==> flow/design.v <==
module dma_controller #(
    parameter DATA_WIDTH = 16,
    parameter ADDR_WIDTH = 32,
    parameter IMG_WIDTH = 224,
    parameter IMG_HEIGHT = 224,
    parameter IMG_CHANNELS = 1
)(
    input  logic                  clk,
    input  logic                  rst_n,
    input  logic                  start,
    input  logic [ADDR_WIDTH-1:0] input_addr,
    input  logic [ADDR_WIDTH-1:0] weight_addr,
    input  logic [ADDR_WIDTH-1:0] bn_param_addr,
    input  logic [ADDR_WIDTH-1:0] output_addr,
    input  logic [15:0]           out_channels,
    output logic                  dma_read_req,
    output logic [ADDR_WIDTH-1:0] dma_read_addr,
    input  logic [DATA_WIDTH-1:0] dma_read_data,
    input  logic                  dma_read_valid,
    output logic                  dma_write_req,
    output logic [ADDR_WIDTH-1:0] dma_write_addr,
    output logic [DATA_WIDTH-1:0] dma_write_data,
    input  logic                  dma_write_ack,
    input  logic                  vreg_ready,
    input  logic [DATA_WIDTH-1:0] act_data,
    input  logic                  act_valid,
    input  logic                  processing_done,
    output logic                  done
);
    typedef enum logic [2:0] {
        IDLE,
        LOAD_INPUT,
        LOAD_WEIGHTS,
        LOAD_BN_PARAMS,
        WAIT_PROCESS,
        STORE_OUTPUT
    } dma_state_t;
    dma_state_t current_state, next_state;
    localparam IMG_SIZE = IMG_WIDTH * IMG_HEIGHT;
    localparam WEIGHT_SIZE = 9;  
    logic [31:0] transfer_count;
    logic [15:0] current_channel;
    logic [ADDR_WIDTH-1:0] current_addr;
    logic [DATA_WIDTH-1:0] act_data_buffer;
    logic act_valid_buffer;
    logic output_writing_active;
    always_ff @(posedge clk or negedge rst_n) begin
        if (!rst_n) begin
            act_data_buffer <= '0;
            act_valid_buffer <= 1'b0;
            output_writing_active <= 1'b0;
        end else begin
            if (act_valid) begin
                act_data_buffer <= act_data;
                act_valid_buffer <= 1'b1;
            end else if (dma_write_ack && act_valid_buffer) begin
                act_valid_buffer <= 1'b0;
            end
            if (current_state == STORE_OUTPUT) begin
                output_writing_active <= 1'b1;
            end else begin
                output_writing_active <= 1'b0;
            end
        end
    end
    always_ff @(posedge clk or negedge rst_n) begin
        if (!rst_n) begin
            current_state <= IDLE;
            transfer_count <= '0;
            current_channel <= '0;
            current_addr <= '0;
            done <= 1'b0;
        end else begin
            current_state <= next_state;
            if (next_state != current_state) begin
                transfer_count <= '0;
            end else if ((current_state == LOAD_INPUT || current_state == LOAD_WEIGHTS || 
                        current_state == LOAD_BN_PARAMS) && dma_read_valid) begin
                transfer_count <= transfer_count + 1;
            end else if (current_state == STORE_OUTPUT && dma_write_ack) begin
                transfer_count <= transfer_count + 1;
            end
            if (next_state == IDLE && current_state != IDLE) begin
                current_channel <= '0;
                done <= 1'b1;
            end else if (next_state == LOAD_INPUT && current_state == STORE_OUTPUT) begin
                current_channel <= current_channel + 1;
                done <= 1'b0;
            end else if (start && current_state == IDLE) begin
                done <= 1'b0;
            end
            if (next_state != current_state) begin
                case (next_state)
                    LOAD_INPUT:    current_addr <= input_addr + (IMG_SIZE * current_channel * DATA_WIDTH/8);
                    LOAD_WEIGHTS:  current_addr <= weight_addr + (WEIGHT_SIZE * current_channel * DATA_WIDTH/8);
                    LOAD_BN_PARAMS: current_addr <= bn_param_addr + (4 * current_channel * DATA_WIDTH/8);  
                    STORE_OUTPUT:  current_addr <= output_addr + (IMG_SIZE * current_channel * DATA_WIDTH/8);
                    default:       current_addr <= current_addr;
                endcase
            end else if ((current_state == LOAD_INPUT || current_state == LOAD_WEIGHTS || 
                       current_state == LOAD_BN_PARAMS) && dma_read_valid) begin
                current_addr <= current_addr + (DATA_WIDTH/8);
            end else if (current_state == STORE_OUTPUT && dma_write_ack) begin
                current_addr <= current_addr + (DATA_WIDTH/8);
            end
        end
    end
    always_comb begin
        next_state = current_state;
        case (current_state)
            IDLE: begin
                if (start)
                    next_state = LOAD_INPUT;
            end
            LOAD_INPUT: begin
                if ((transfer_count >= IMG_SIZE - 1) && dma_read_valid)
                    next_state = LOAD_WEIGHTS;
            end
            LOAD_WEIGHTS: begin
                if ((transfer_count >= WEIGHT_SIZE - 1) && dma_read_valid)
                    next_state = LOAD_BN_PARAMS;
            end
            LOAD_BN_PARAMS: begin
                if ((transfer_count >= 3) && dma_read_valid)
                    next_state = WAIT_PROCESS;
            end
            WAIT_PROCESS: begin
                if (processing_done)
                    next_state = STORE_OUTPUT;
            end
            STORE_OUTPUT: begin
                if ((transfer_count >= IMG_SIZE - 1) && dma_write_ack) begin
                    if (current_channel >= out_channels - 1)
                        next_state = IDLE;
                    else
                        next_state = LOAD_INPUT;
                end
            end
            default: next_state = IDLE;
        endcase
    end
    always_comb begin
        dma_read_req = 1'b0;
        dma_read_addr = current_addr;
        dma_write_req = 1'b0;
        dma_write_addr = current_addr;
        dma_write_data = act_valid ? act_data : act_data_buffer;  
        case (current_state)
            LOAD_INPUT, LOAD_WEIGHTS, LOAD_BN_PARAMS: begin
                dma_read_req = 1'b1;
            end
            STORE_OUTPUT: begin
                if (act_valid_buffer || act_valid) begin
                    dma_write_req = 1'b1;
                    dma_write_data = act_valid ? act_data : act_data_buffer;
                end
            end
            WAIT_PROCESS: begin
                if (act_valid) begin
                    dma_write_req = 1'b1;
                    dma_write_addr = output_addr + (transfer_count * (DATA_WIDTH/8));
                    dma_write_data = act_data;
                end
            end
            default: begin
                dma_read_req = 1'b0;
                dma_write_req = 1'b0;
            end
        endcase
    end
endmodule
* Step by step through the tools: dma_controller
What the tools print for dma_controller, step after step. Lines are those of the file above, counted from 1. Operators carry their Yosys type and port widths (W data, S select, Z words). Not given: -
Inputs: top module dma_controller, clock port clk, cell library sky130hd, corner tt_025C_1v80

* Word level
Source: Yosys, flattened and elaborated, memories not mapped. Widths are those after wreduce. Registers that Yosys merges into a memory's read port (data or address) are not register bits. Print and check cells do not count. Equal cells are merged and count once.
Cells by class: $add $sub $neg 9, multiply operators 2, magnitude comparators 4, equal/unequal tests 11, multiplexer cells 31, reduce/logical cells 22
Operators by type and width (number):
- $mux W32 | 8
- $pmux W32 S4 | 1
- $mul A6 B16 Y18 const A | 1
- $mul A4 B16 Y20 const A | 1
- $mux W16 | 5
- $add A32 B29 Y32 | 2
- $ge A16 B32 Y1 | 1
- $add A32 B1 Y32 const B | 1
- $ge A32 B16 Y1 const B | 1
- $add A32 B19 Y32 | 1
- $add A32 B2 Y32 const B | 1
- $ge A32 B2 Y1 const B | 1
- $add A32 B21 Y32 | 1
- $add A32 B32 Y32 | 1
- $ge A32 B4 Y1 const B | 1
- $pmux W3 S6 | 1
- $mux W3 | 6
- $sub A16 B1 Y17 const B | 1
- $add A16 B1 Y16 const B | 1
- $eq A3 B2 Y1 const B | 4
- $logic_and A1 B1 Y1 | 10
- $eq A3 B3 Y1 const B | 3
- $reduce_bool A3 Y1 | 3
- $mux W1 | 9
- $eq A3 B1 Y1 const B | 2
- $logic_not A3 Y1 | 2
- $ne A5 B1 Y1 const B | 1
- $reduce_bool A2 Y1 | 2
Not listed: further kinds 5, cells in them 7.
Storage and ports: flip-flop bits (word level) 101, input port bits 184, output and inout bits 83, cells after elaboration 86

* Depth
Yosys ltp: most cells in a row. Word level: on the elaborated netlist, between registers, memories and ports. Mapped: between sequential cells and ports; inverters and the memories' decode and read muxes count.
Depth: depth after elaboration 9, ABC_AREA 0, depth in mapped cells 30, gate-level depth less buffers 27

* Synthesis result
Yosys stat after the flow's synthesis: flattened, memories mapped to cells. It holds for the ABC_AREA given above (unset counts as 0); a run with the other value may have another netlist. The area totals of this step are shown rounded.
Cell types (number):
- sky130_fd_sc_hd__dfrtp_1 | 101
- sky130_fd_sc_hd__ha_1 | 169
- sky130_fd_sc_hd__xnor2_1 | 86
- sky130_fd_sc_hd__nand2_1 | 198
- sky130_fd_sc_hd__o21ai_0 | 130
- sky130_fd_sc_hd__xor2_1 | 62
- sky130_fd_sc_hd__a21oi_1 | 107
- sky130_fd_sc_hd__nor2_1 | 139
- sky130_fd_sc_hd__inv_1 | 110
- sky130_fd_sc_hd__fa_1 | 16
- sky130_fd_sc_hd__nand3_1 | 44
- sky130_fd_sc_hd__mux2_2 | 19
- sky130_fd_sc_hd__a21o_1 | 28
- sky130_fd_sc_hd__a211oi_1 | 23
- sky130_fd_sc_hd__a31oi_1 | 26
- sky130_fd_sc_hd__and3_1 | 26
- sky130_fd_sc_hd__o21a_1 | 21
- sky130_fd_sc_hd__nand4_1 | 25
Not listed: further types 79, cells in them 373.
Mapped netlist: cells in the netlist 1703, synthesis area 13400 sq um, mapped flip-flops 101, buffer cells 46

* Worst setup path after synthesis
OpenSTA on the mapped netlist: ideal clock, no wires. The path of least setup slack (recovery checks aside). Input and output delay are each 20% of the period. Register names are those of the netlist, which keeps one name where synthesis merged equal registers.
Path after synthesis: path kind input port to flip-flop, from input port out_channels[2], to register current_addr[27], clock period 9.05 ns, external input delay 1.810 ns, library setup time 0.141 ns, data arrival time 7.232 ns, setup slack 1.678 ns, path delay 5.563 ns, stages on the path 30, buffers on the path 3, period reached after synthesis 7.372 ns
"path delay" is the arrival time less input delay plus setup time. "stages on the path" counts driving pins, that of a launching flip-flop among them; a cell with two outputs on the path counts twice. "period reached after synthesis" is the clock period less the worst setup slack; recovery checks do not enter. This is arithmetic on one report: input and output delays are still those of the set period (20% each). The rows between start and end are the longest chain of elaborated cells between them; the timing report does not say that the signal goes this way. Where chains are equally long, one stands for them. A line is the first line of the expression or statement that the cell stems from. Yosys adds cells for indexed reads and writes and turns some case tables into memories. At most two assigning lines are given for a register; there are more.
Between the ends, after synthesis: path through sky130_fd_sc_hd__nor3_1 -> sky130_fd_sc_hd__nand2b_1 -> sky130_fd_sc_hd__or3_1 -> sky130_fd_sc_hd__nor3_1 -> sky130_fd_sc_hd__nand3b_1 -> sky130_fd_sc_hd__xor2_1 -> sky130_fd_sc_hd__ha_1 -> sky130_fd_sc_hd__a21o_1 -> sky130_fd_sc_hd__a21o_1 -> sky130_fd_sc_hd__a211oi_1 -> sky130_fd_sc_hd__o21ai_0 -> sky130_fd_sc_hd__and4_4 -> sky130_fd_sc_hd__buf_6 -> sky130_fd_sc_hd__clkinv_8 -> sky130_fd_sc_hd__nand2_1 -> sky130_fd_sc_hd__buf_2 -> sky130_fd_sc_hd__buf_2 -> sky130_fd_sc_hd__nand2_1 -> sky130_fd_sc_hd__nand2_1 -> sky130_fd_sc_hd__ha_1 -> sky130_fd_sc_hd__fa_1 -> sky130_fd_sc_hd__a211o_1 -> sky130_fd_sc_hd__a211oi_1 -> sky130_fd_sc_hd__o2111ai_1 -> sky130_fd_sc_hd__a21oi_1 -> sky130_fd_sc_hd__o21ai_0 -> sky130_fd_sc_hd__a211oi_1 -> sky130_fd_sc_hd__xnor2_1 -> sky130_fd_sc_hd__o21ai_0 -> sky130_fd_sc_hd__a31oi_1, cells in the longest elaborated chain 8, elaborated cells on any way between the ends 15, classes of those cells add/sub (1); compare (1); eq/ne (6); mux (5); reduce/logical (2)
Ends and longest elaborated chain, after synthesis:
- start, declared | RTL line 15 | input  logic [15:0]           out_channels,
- $sub A16 B1 Y17 | RTL line 133 | if (current_channel >= out_channels - 1)
- $ge A16 B32 Y1 | RTL line 133
- $mux W1 | RTL line 133
- $mux W3 | RTL line 132 | if ((transfer_count >= IMG_SIZE - 1) && dma_write_ack) begin
- $pmux W3 S6 | RTL line 110 | case (current_state)
- $eq A3 B3 Y1 | RTL line 93 | case (next_state)
- $pmux W32 S4 | RTL line 93
- $mux W32 | RTL line 92 | if (next_state != current_state) begin
- end, assigned | RTL line 94 | LOAD_INPUT:    current_addr <= input_addr + (IMG_SIZE * current_channel * DATA_WIDTH/8);
- end, assigned | RTL line 95 | LOAD_WEIGHTS:  current_addr <= weight_addr + (WEIGHT_SIZE * current_channel * DATA_WIDTH/8);
- end, declared | RTL line 43 | logic [ADDR_WIDTH-1:0] current_addr;
Nets of the timed path that keep an RTL name, with a line that drives or declares them; the list need not be complete.
Named nets, after synthesis (RTL line):
- next_state[0] | 110

* Path in the finished layout
From the final timing report of flow run 1: the path of least setup slack in the routed layout; clock arrival at registers is part of the times.
Path post-layout: path kind input port to flip-flop, from input port out_channels[2], to register current_addr[27], clock period 13.0 ns, external input delay 2.60 ns, library setup time 0.15 ns, data arrival time 10.00 ns, setup slack 3.20 ns, stages on the path 26, buffers on the path 2
The rows between start and end are the longest chain of elaborated cells between them; the timing report does not say that the signal goes this way. Where chains are equally long, one stands for them. At most two assigning lines are given for a register; there are more.
Between the ends, post-layout: path through sky130_fd_sc_hd__clkdlybuf4s50_1 -> sky130_fd_sc_hd__nor3_1 -> sky130_fd_sc_hd__nand2b_1 -> sky130_fd_sc_hd__or3_1 -> sky130_fd_sc_hd__nor4_1 -> sky130_fd_sc_hd__xnor2_1 -> sky130_fd_sc_hd__ha_1 -> sky130_fd_sc_hd__nand2_1 -> sky130_fd_sc_hd__o21ai_0 -> sky130_fd_sc_hd__o21ai_0 -> sky130_fd_sc_hd__o21ai_0 -> sky130_fd_sc_hd__a41oi_2 -> sky130_fd_sc_hd__buf_4 -> sky130_fd_sc_hd__nand2_1 -> sky130_fd_sc_hd__nand2_1 -> sky130_fd_sc_hd__ha_1 -> sky130_fd_sc_hd__fa_1 -> sky130_fd_sc_hd__a211o_1 -> sky130_fd_sc_hd__a211oi_1 -> sky130_fd_sc_hd__o2111ai_1 -> sky130_fd_sc_hd__a21oi_1 -> sky130_fd_sc_hd__o21ai_0 -> sky130_fd_sc_hd__a211oi_1 -> sky130_fd_sc_hd__xnor2_1 -> sky130_fd_sc_hd__o21ai_0 -> sky130_fd_sc_hd__a31oi_1, cells in the longest elaborated chain 8, elaborated cells on any way between the ends 15, classes of those cells add/sub (1); compare (1); eq/ne (6); mux (5); reduce/logical (2)
Ends and longest elaborated chain, post-layout:
- start, declared | RTL line 15 | input  logic [15:0]           out_channels,
- $sub A16 B1 Y17 | RTL line 133 | if (current_channel >= out_channels - 1)
- $ge A16 B32 Y1 | RTL line 133
- $mux W1 | RTL line 133
- $mux W3 | RTL line 132 | if ((transfer_count >= IMG_SIZE - 1) && dma_write_ack) begin
- $pmux W3 S6 | RTL line 110 | case (current_state)
- $eq A3 B3 Y1 | RTL line 93 | case (next_state)
- $pmux W32 S4 | RTL line 93
- $mux W32 | RTL line 92 | if (next_state != current_state) begin
- end, assigned | RTL line 94 | LOAD_INPUT:    current_addr <= input_addr + (IMG_SIZE * current_channel * DATA_WIDTH/8);
- end, assigned | RTL line 95 | LOAD_WEIGHTS:  current_addr <= weight_addr + (WEIGHT_SIZE * current_channel * DATA_WIDTH/8);
- end, declared | RTL line 43 | logic [ADDR_WIDTH-1:0] current_addr;

# Flow runs of dma_controller

Design dma_controller on sky130hd. What follows are 2 stored runs of the flow, each under its own settings; their order means nothing. The constraints put input and output delay at 20% of the set period each and load the outputs with 0.01 pF.
"achieved clock period" means the clock period less the worst setup slack. The figure is calculated, with input and output delays left at 20% of the set period.
"time used up by the worst setup path" = time allowed to the worst setup path (clock period - input delay - output delay, where it has them) - its slack; a late launch clock adds to it, a late capture clock takes from it.
By "total power of the final layout" is meant OpenSTA's value without simulated activity: inputs other than the clock are taken to toggle once in ten clock periods, and the tool carries that through the logic.
Results are given in rounded form.

[flow run 1] flow files
==> flow/run.sh <==
#!/bin/bash
# the make line also repeats the synthesis and layout settings of config.mk as NAME=value (left out here)
make -C /OpenROAD-flow-scripts/flow DESIGN_CONFIG=/design/flow/config.mk WORK_HOME=/design/flow/orfs CLKGATE_MAP_FILE= finish
==> flow/config.mk <==
export PLATFORM = sky130hd
export DESIGN_NAME = dma_controller
export DESIGN_NICKNAME = dma_controller
export VERILOG_FILES = /design/flow/design.v
export SDC_FILE = /design/flow/constraint.sdc
export NUM_CORES = 4
export LEC_CHECK = 0
export CAP_MARGIN = 20
export CORE_MARGIN = 2
export CORE_UTILIZATION = 40
export SLEW_MARGIN = 20
==> flow/constraint.sdc <==
create_clock -name core_clock -period 13.0 [get_ports {clk}]
set_input_delay 2.6000 -clock core_clock [delete_from_list [all_inputs] [get_ports {clk}]]
set_output_delay 2.6000 -clock core_clock [all_outputs]
set_load 0.01 [all_outputs]

[flow run 1] result: synthesized cell area 13400 sq um; overall die area 35100 sq um; standard-cell area after layout 16700 sq um; post-route utilization 50.1 %; worst slack on setup checks 3.20 ns; summed negative setup slack 0.000 ns; final worst hold slack 0.493 ns; total power of the final layout 2.46 mW; achieved clock period 9.797 ns; time used up by the worst setup path 7.20 ns; worst setup path kind input port to flip-flop

[flow run 2] flow files
==> flow/run.sh <==
#!/bin/bash
# the make line also repeats the synthesis and layout settings of config.mk as NAME=value (left out here)
make -C /OpenROAD-flow-scripts/flow DESIGN_CONFIG=/design/flow/config.mk WORK_HOME=/design/flow/orfs CLKGATE_MAP_FILE= finish
==> flow/config.mk <==
export PLATFORM = sky130hd
export DESIGN_NAME = dma_controller
export DESIGN_NICKNAME = dma_controller
export VERILOG_FILES = /design/flow/design.v
export SDC_FILE = /design/flow/constraint.sdc
export NUM_CORES = 4
export LEC_CHECK = 0
export CAP_MARGIN = 30
export CELL_PAD_IN_SITES_DETAIL_PLACEMENT = 2
export CORE_MARGIN = 2
export CORE_UTILIZATION = 36
export MAX_ROUTING_LAYER = met5
export MIN_ROUTING_LAYER = met2
export PLACE_DENSITY_LB_ADDON = 0.23
export SLEW_MARGIN = 20
==> flow/constraint.sdc <==
create_clock -name core_clock -period 6.06 [get_ports {clk}]
set_input_delay 1.2120 -clock core_clock [delete_from_list [all_inputs] [get_ports {clk}]]
set_output_delay 1.2120 -clock core_clock [all_outputs]
set_load 0.01 [all_outputs]

[flow run 2] result: unfinished; error GRT-0232 in routing
