==> flow/design.v <==
module vector_alu #(
    parameter DATA_WIDTH = 16,
    parameter IMG_WIDTH = 224,
    parameter IMG_HEIGHT = 224
)(
    input  logic                  clk,
    input  logic                  rst_n,
    input  logic [DATA_WIDTH-1:0] in_data,
    input  logic                  in_valid,
    output logic                  in_ready,
    output logic [DATA_WIDTH-1:0] out_data,
    output logic                  out_valid,
    input  logic                  out_ready,
    input  logic                  enable_bn,
    input  logic [15:0]           current_channel
);
    logic [DATA_WIDTH-1:0] bn_mean;
    logic [DATA_WIDTH-1:0] bn_var;
    logic [DATA_WIDTH-1:0] bn_gamma;
    logic [DATA_WIDTH-1:0] bn_beta;
    logic [DATA_WIDTH-1:0] weights [8:0];
    typedef enum logic [1:0] {
        IDLE,
        LOAD_PARAMS,
        PROCESS,
        FINISH
    } alu_state_t;
    alu_state_t current_state, next_state;
    logic [3:0] param_counter;
    logic [3:0] weight_counter;
    logic processing_valid;
    logic params_loaded;   
    logic [31:0] conv_result;
    logic [31:0] bn_result;
    always_comb begin
        conv_result = '0;
        bn_result = '0;
        if (in_valid && current_state == PROCESS) begin
            conv_result = $signed(in_data) * $signed(weights[4]);
            if (enable_bn) begin
                bn_result = $signed(conv_result - bn_mean);
                bn_result = $signed(bn_result * bn_gamma / 256);  
                bn_result = $signed(bn_result + bn_beta);
            end else begin
                bn_result = conv_result;
            end
        end
    end
    always_ff @(posedge clk or negedge rst_n) begin
        if (!rst_n) begin
            current_state <= IDLE;
            param_counter <= '0;
            weight_counter <= '0;
            bn_mean <= '0;
            bn_var <= '0;
            bn_gamma <= '0;
            bn_beta <= '0;
            params_loaded <= 1'b0;
            out_data <= '0;
            out_valid <= 1'b0;
            processing_valid <= 1'b0;
            for (int i = 0; i < 9; i++) begin
                weights[i] <= '0;
            end
        end else begin
            current_state <= next_state;
            if (current_state == LOAD_PARAMS && in_valid) begin
                if (param_counter < 4) begin
                    case (param_counter)
                        0: bn_mean <= in_data;
                        1: bn_var <= in_data;
                        2: bn_gamma <= in_data;
                        3: bn_beta <= in_data;
                    endcase
                    param_counter <= param_counter + 1;
                end else if (weight_counter < 9) begin
                    weights[weight_counter] <= in_data;
                    weight_counter <= weight_counter + 1;
                end
            end
            if (param_counter >= 4 && weight_counter >= 4) begin
                params_loaded <= 1'b1;
            end
            if (next_state == IDLE) begin
                param_counter <= '0;
                weight_counter <= '0;
                params_loaded <= 1'b0;
            end
            processing_valid <= (current_state == PROCESS) && in_valid;
            out_valid <= processing_valid;
            if (processing_valid) begin
                if ($signed(bn_result) > $signed({1'b0, {(DATA_WIDTH-1){1'b1}}}))
                    out_data <= {1'b0, {(DATA_WIDTH-1){1'b1}}};  
                else if ($signed(bn_result) < $signed({1'b1, {(DATA_WIDTH-1){1'b0}}}))
                    out_data <= {1'b1, {(DATA_WIDTH-1){1'b0}}};  
                else
                    out_data <= bn_result[DATA_WIDTH-1:0];
            end
        end
    end
    always_comb begin
        next_state = current_state;
        case (current_state)
            IDLE: begin
                if (in_valid)
                    next_state = LOAD_PARAMS;
            end
            LOAD_PARAMS: begin
                if (params_loaded)
                    next_state = PROCESS;
            end
            PROCESS: begin
                if (!in_valid || !out_ready)
                    next_state = FINISH;
            end
            FINISH: begin
                if (!in_valid && !out_valid)
                    next_state = IDLE;
                else if (in_valid)
                    next_state = PROCESS;
            end
            default: next_state = IDLE;
        endcase
    end
    assign in_ready = (current_state == IDLE) || (current_state == LOAD_PARAMS) || 
                    ((current_state == PROCESS) && out_ready);
endmodule
From RTL to reports: vector_alu
Tool output for the design above, in the order of the flow.
Line numbers count from 1 in the design file above.
Operators: Yosys type, input widths -> output width; for muxes data width and select width s.
{"block": "design", "design": "vector_alu", "clock": "clk", "lib": "sky130hd", "lib_corner": "tt_025C_1v80"}

Elaborated design
Counts by Yosys on the flattened word-level netlist (proc, flatten, opt, wreduce). Print and check cells are left out. Cells with the same type and inputs are merged into one.
{"block": "classes", "n_addsub": 4, "n_mul": 2, "cmp": 6, "n_eq": 7, "n_mux": 19, "logic": 1, "n_reduce_logical": 24}
{"block": "op_table", "op": "$mul 16x16->32", "count": 1}
{"block": "op_table", "op": "$mul 32x16->32", "count": 1}
{"block": "op_table", "op": "$mux 32", "count": 2}
{"block": "op_table", "op": "$sub 32x16->32", "count": 1}
{"block": "op_table", "op": "$gt 32x16->1 const B", "count": 1}
{"block": "op_table", "op": "$lt 32x16->1 const B", "count": 1}
{"block": "op_table", "op": "$mux 16", "count": 2}
{"block": "op_table", "op": "$mux 4", "count": 7}
{"block": "op_table", "op": "$add 24x16->25", "count": 1}
{"block": "op_table", "op": "$reduce_and 3->1", "count": 4}
{"block": "op_table", "op": "$mux 2", "count": 5}
{"block": "op_table", "op": "$reduce_bool 2->1", "count": 4}
{"block": "op_table", "op": "$add 4x1->4 const B", "count": 2}
{"block": "op_table", "op": "$eq 4x2->1 const B", "count": 2}
{"block": "op_table", "op": "$ge 4x3->1 const B", "count": 2}
{"block": "op_table", "op": "$pmux 2 s4", "count": 1}
{"block": "op_table", "op": "$logic_and 1x1->1", "count": 5}
{"block": "op_table", "op": "$eq 2x2->1 const B", "count": 2}
{"block": "op_table", "op": "$logic_not 2->1", "count": 2}
{"block": "op_table", "op": "$lt 4x3->1 const B", "count": 1}
{"block": "op_table", "op": "$eq 4x3->1 const B", "count": 1}
{"block": "op_table", "op": "$lt 4x4->1 const B", "count": 1}
{"block": "op_table", "op": "$logic_not 4->1", "count": 1}
{"block": "op_table", "op": "$reduce_and 4->1", "count": 1}
{"block": "op_table", "op": "$logic_or 1x1->1", "count": 3}
{"block": "op_table", "op": "$logic_not 1->1", "count": 3}
{"block": "op_table", "op": "$eq 2x1->1 const B", "count": 1}
{"block": "op_table", "op": "$ne 2x1->1 const B", "count": 1}
Other operator kinds: 3; their cells: 4.
{"block": "bits", "ff_bits": 93, "input_bits": 37, "output_inout_bits": 18, "wordCells": 74}

Logic depth
Depth = most cells in a row (Yosys ltp): at word level without a register or memory, in the mapped netlist without a sequential cell, where the memories' decode and read muxes count.
{"block": "logic_depth", "ltp_word": 9, "abc_area": 0, "ltp_mapped": 63, "ltp_nobuf": 58}

Mapped cells and area
Yosys stat after the flow's synthesis: flattened, memories mapped to cells. It holds for the ABC_AREA given above (unset counts as 0); a run with the other value may have another netlist.
{"block": "synth_totals", "stdcells": 3067, "area_um2": 27799.2, "seqArea_um2": 2378.5, "ffs": 95, "n_buf": 128}
{"block": "by_type", "type": "sky130_fd_sc_hd__fa_1", "count": 567}
{"block": "by_type", "type": "sky130_fd_sc_hd__inv_1", "count": 648}
{"block": "by_type", "type": "sky130_fd_sc_hd__dfrtp_1", "count": 94}
{"block": "by_type", "type": "sky130_fd_sc_hd__ha_1", "count": 182}
{"block": "by_type", "type": "sky130_fd_sc_hd__and2_1", "count": 282}
{"block": "by_type", "type": "sky130_fd_sc_hd__nand2_1", "count": 420}
{"block": "by_type", "type": "sky130_fd_sc_hd__mux2_2", "count": 71}
{"block": "by_type", "type": "sky130_fd_sc_hd__xnor2_1", "count": 79}
{"block": "by_type", "type": "sky130_fd_sc_hd__clkbuf_1", "count": 126}
{"block": "by_type", "type": "sky130_fd_sc_hd__a21oi_1", "count": 86}
{"block": "by_type", "type": "sky130_fd_sc_hd__xor2_1", "count": 35}
{"block": "by_type", "type": "sky130_fd_sc_hd__a21o_1", "count": 40}
{"block": "by_type", "type": "sky130_fd_sc_hd__o21ai_0", "count": 60}
{"block": "by_type", "type": "sky130_fd_sc_hd__nor2_1", "count": 75}
{"block": "by_type", "type": "sky130_fd_sc_hd__a21oi_4", "count": 11}
{"block": "by_type", "type": "sky130_fd_sc_hd__nand2b_1", "count": 26}
{"block": "by_type", "type": "sky130_fd_sc_hd__nor2b_1", "count": 23}
{"block": "by_type", "type": "sky130_fd_sc_hd__o21a_1", "count": 18}
Other cell types: 65; their cells: 224.

Worst setup path after synthesis
Path of least setup slack by OpenSTA after synthesis, without wires, with an ideal clock, recovery checks aside; 20% of the period is set as input and as output delay. Where synthesis merged equal registers, the netlist keeps one of their names.
{"block": "synth_timing", "path_type": "input-to-reg", "start": "input in_data[10]", "end": "register out_data[4]", "tclk_ns": 36.3, "launch_ns": 7.260, "arrival_ns": 20.771, "required_ns": 36.226, "setup_slack_ns": 15.454, "path_delay_ns": 13.585, "path_stages": 51, "period_less_setup_slack_ns": 20.846}
"path_delay_ns" is the arrival time less input delay plus setup time.
"path_stages": output pins that drive a net of the path, with the launching flip-flop's if there is one; two outputs of one cell count as two.
"period_less_setup_slack_ns" = period - worst setup slack (recovery checks aside). The figure is calculated, with input and output delays left at 20% of the set period.
Between the ends stands the longest chain of elaborated cells between them, by number of cells; it is not shown to be the way that was timed. Of several equally long chains one is given.
A line is the first line of the expression or statement that the cell stems from. Yosys adds cells for indexed reads and writes and turns some case tables into memories.
At most two assigning lines are given for a register; there are more.
{"block": "synth_via", "cell_sequence": "sky130_fd_sc_hd__clkbuf_1 sky130_fd_sc_hd__nand2_1 sky130_fd_sc_hd__fa_1 sky130_fd_sc_hd__fa_1 sky130_fd_sc_hd__fa_1 sky130_fd_sc_hd__fa_1 sky130_fd_sc_hd__inv_1 sky130_fd_sc_hd__fa_1 sky130_fd_sc_hd__fa_1 sky130_fd_sc_hd__ha_1 sky130_fd_sc_hd__and3_1 sky130_fd_sc_hd__and2_1 sky130_fd_sc_hd__a21oi_1 sky130_fd_sc_hd__xnor2_1 sky130_fd_sc_hd__ha_1 sky130_fd_sc_hd__a2111oi_0 sky130_fd_sc_hd__o21ai_0 sky130_fd_sc_hd__o21ai_0 (+15 left out) sky130_fd_sc_hd__ha_1 sky130_fd_sc_hd__nor2b_1 sky130_fd_sc_hd__o21ai_0 sky130_fd_sc_hd__nor4b_1 sky130_fd_sc_hd__a21oi_1 sky130_fd_sc_hd__xor2_1 sky130_fd_sc_hd__ha_1 sky130_fd_sc_hd__nand4_1 sky130_fd_sc_hd__o31ai_1 sky130_fd_sc_hd__a21o_1 sky130_fd_sc_hd__o211ai_1 sky130_fd_sc_hd__or3_1 sky130_fd_sc_hd__a31oi_1 sky130_fd_sc_hd__nand4_1 sky130_fd_sc_hd__a21oi_1 sky130_fd_sc_hd__clkbuf_1 sky130_fd_sc_hd__o21ai_0 sky130_fd_sc_hd__a21oi_4", "elab_chain_cells": 9, "cells_between": 10, "cone_lines": 8, "cone_classes": "2 x add/sub; 2 x mul; 2 x compare; 4 x mux"}
{"block": "synth_lines", "element": "start, declared", "line_no": 8, "text": "input  logic [DATA_WIDTH-1:0] in_data,"}
{"block": "synth_lines", "element": "$mul 16x16->32", "line_no": 39, "text": "conv_result = $signed(in_data) * $signed(weights[4]);"}
{"block": "synth_lines", "element": "$sub 32x16->32", "line_no": 41, "text": "bn_result = $signed(conv_result - bn_mean);"}
{"block": "synth_lines", "element": "$mul 32x16->32", "line_no": 42, "text": "bn_result = $signed(bn_result * bn_gamma / 256);"}
{"block": "synth_lines", "element": "$add 24x16->25", "line_no": 43, "text": "bn_result = $signed(bn_result + bn_beta);"}
{"block": "synth_lines", "element": "$mux 32", "line_no": 40, "text": "if (enable_bn) begin"}
{"block": "synth_lines", "element": "$mux 32", "line_no": 38, "text": "if (in_valid && current_state == PROCESS) begin"}
{"block": "synth_lines", "element": "$lt 32x16->1", "line_no": 94, "text": "else if ($signed(bn_result) < $signed({1'b1, {(DATA_WIDTH-1){1'b0}}}))"}
{"block": "synth_lines", "element": "$mux 16", "line_no": 94}
{"block": "synth_lines", "element": "$mux 16", "line_no": 92, "text": "if ($signed(bn_result) > $signed({1'b0, {(DATA_WIDTH-1){1'b1}}}))"}
{"block": "synth_lines", "element": "end, assigned", "line_no": 93, "text": "out_data <= {1'b0, {(DATA_WIDTH-1){1'b1}}};"}
{"block": "synth_lines", "element": "end, assigned", "line_no": 95, "text": "out_data <= {1'b1, {(DATA_WIDTH-1){1'b0}}};"}
{"block": "synth_lines", "element": "end, declared", "line_no": 11, "text": "output logic [DATA_WIDTH-1:0] out_data,"}

Path in the finished layout
From the final timing report of flow run A: the path of least setup slack in the routed layout; clock arrival at registers is part of the times.
{"block": "layout_timing", "path_type": "input-to-reg", "start": "input in_data[3]", "end": "register out_data[8]", "tclk_ns": 10.5, "launch_ns": 2.10, "arrival_ns": 15.63, "required_ns": 10.76, "setup_slack_ns": -4.88, "path_stages": 61}
Between the ends stands the longest chain of elaborated cells between them, by number of cells; it is not shown to be the way that was timed. Of several equally long chains one is given.
At most two assigning lines are given for a register; there are more.
{"block": "layout_via", "cell_sequence": "sky130_fd_sc_hd__buf_2 sky130_fd_sc_hd__and2_1 sky130_fd_sc_hd__fa_1 sky130_fd_sc_hd__inv_1 sky130_fd_sc_hd__fa_1 sky130_fd_sc_hd__inv_1 sky130_fd_sc_hd__ha_1 sky130_fd_sc_hd__inv_1 sky130_fd_sc_hd__fa_1 sky130_fd_sc_hd__inv_1 sky130_fd_sc_hd__ha_4 sky130_fd_sc_hd__fa_1 sky130_fd_sc_hd__ha_4 sky130_fd_sc_hd__buf_6 sky130_fd_sc_hd__o211ai_1 sky130_fd_sc_hd__buf_4 sky130_fd_sc_hd__o21ai_4 sky130_fd_sc_hd__xor2_2 (+25 left out) sky130_fd_sc_hd__buf_4 sky130_fd_sc_hd__xnor2_1 sky130_fd_sc_hd__ha_1 sky130_fd_sc_hd__buf_4 sky130_fd_sc_hd__o21a_1 sky130_fd_sc_hd__o21ai_0 sky130_fd_sc_hd__nor2_1 sky130_fd_sc_hd__o21ai_1 sky130_fd_sc_hd__buf_4 sky130_fd_sc_hd__nand3_1 sky130_fd_sc_hd__a21oi_2 sky130_fd_sc_hd__o21ai_2 sky130_fd_sc_hd__nor4_4 sky130_fd_sc_hd__o211ai_2 sky130_fd_sc_hd__a22oi_2 sky130_fd_sc_hd__buf_6 sky130_fd_sc_hd__buf_12 sky130_fd_sc_hd__a21oi_1", "elab_chain_cells": 9, "cells_between": 10, "cone_lines": 8, "cone_classes": "2 x add/sub; 2 x mul; 2 x compare; 4 x mux"}
{"block": "layout_lines", "element": "start, declared", "line_no": 8, "text": "input  logic [DATA_WIDTH-1:0] in_data,"}
{"block": "layout_lines", "element": "$mul 16x16->32", "line_no": 39, "text": "conv_result = $signed(in_data) * $signed(weights[4]);"}
{"block": "layout_lines", "element": "$sub 32x16->32", "line_no": 41, "text": "bn_result = $signed(conv_result - bn_mean);"}
{"block": "layout_lines", "element": "$mul 32x16->32", "line_no": 42, "text": "bn_result = $signed(bn_result * bn_gamma / 256);"}
{"block": "layout_lines", "element": "$add 24x16->25", "line_no": 43, "text": "bn_result = $signed(bn_result + bn_beta);"}
{"block": "layout_lines", "element": "$mux 32", "line_no": 40, "text": "if (enable_bn) begin"}
{"block": "layout_lines", "element": "$mux 32", "line_no": 38, "text": "if (in_valid && current_state == PROCESS) begin"}
{"block": "layout_lines", "element": "$lt 32x16->1", "line_no": 94, "text": "else if ($signed(bn_result) < $signed({1'b1, {(DATA_WIDTH-1){1'b0}}}))"}
{"block": "layout_lines", "element": "$mux 16", "line_no": 94}
{"block": "layout_lines", "element": "$mux 16", "line_no": 92, "text": "if ($signed(bn_result) > $signed({1'b0, {(DATA_WIDTH-1){1'b1}}}))"}
{"block": "layout_lines", "element": "end, assigned", "line_no": 93, "text": "out_data <= {1'b0, {(DATA_WIDTH-1){1'b1}}};"}
{"block": "layout_lines", "element": "end, assigned", "line_no": 95, "text": "out_data <= {1'b1, {(DATA_WIDTH-1){1'b0}}};"}
{"block": "layout_lines", "element": "end, declared", "line_no": 11, "text": "output logic [DATA_WIDTH-1:0] out_data,"}

Ticket comment

Record of 2 stored runs of the RTL-to-layout flow on vector_alu, platform sky130hd. The runs are unordered. Constraints: input delay and output delay 20% of the set period each, output load 0.01 pF.
By "period_reached_ns" is meant the clock period of the run minus its worst setup slack. This is arithmetic on one report: input and output delays are still those of the set period (20% each).
"timing.worst_path_ns": the worst setup path's part of the clock period (all of it between registers, 20% less for each end at a port) less its slack. A launch clock that arrives late makes it longer, a capture clock that arrives late makes it shorter.

{"run": "flow run A", "settings": { "period_ns": 10.5, "CORE_UTILIZATION": 69, "SETUP_SLACK_MARGIN": -0.0, "PLACE_DENSITY_LB_ADDON": 0.28, "TNS_END_PERCENT": 20, "GPL_ROUTABILITY_DRIVEN": 1, "CTS_CLUSTER_DIAMETER": 109, "SLEW_MARGIN": 20, "CAP_MARGIN": 20, "CORE_MARGIN": 2 }, "results": { "design.die.area_um2": 41910.3, "timing.worst_path_ns": 13.28, "worstPathKind": "input-to-reg", "setupTns_ns": -72.893, "period_reached_ns": 15.376, "setup_ws_ns": -4.876, "timing.hold.ws_ns": 0.476, "final_util_pct": 86.3, "synth_chip_area_um2": 27799.2, "layout_stdcell_area_um2": 34300.4 }}
{"run": "flow run B", "settings": { "period_ns": 26.1, "CORE_UTILIZATION": 70, "SETUP_SLACK_MARGIN": 1.75, "PLACE_DENSITY_LB_ADDON": 0.16, "CELL_PAD_IN_SITES_GLOBAL_PLACEMENT": 1, "GPL_ROUTABILITY_DRIVEN": 1, "CTS_CLUSTER_DIAMETER": 188, "CAP_MARGIN": 0, "MAX_ROUTING_LAYER": "met5", "CORE_MARGIN": 2, "SLEW_MARGIN": 20 }, "results": { "design.die.area_um2": 41322.8, "timing.worst_path_ns": 15.66, "worstPathKind": "input-to-reg", "setupTns_ns": 0.000, "period_reached_ns": 20.876, "setup_ws_ns": 5.224, "timing.hold.ws_ns": 0.456, "final_util_pct": 73.5, "synth_chip_area_um2": 27799.2, "layout_stdcell_area_um2": 29015.3 }}
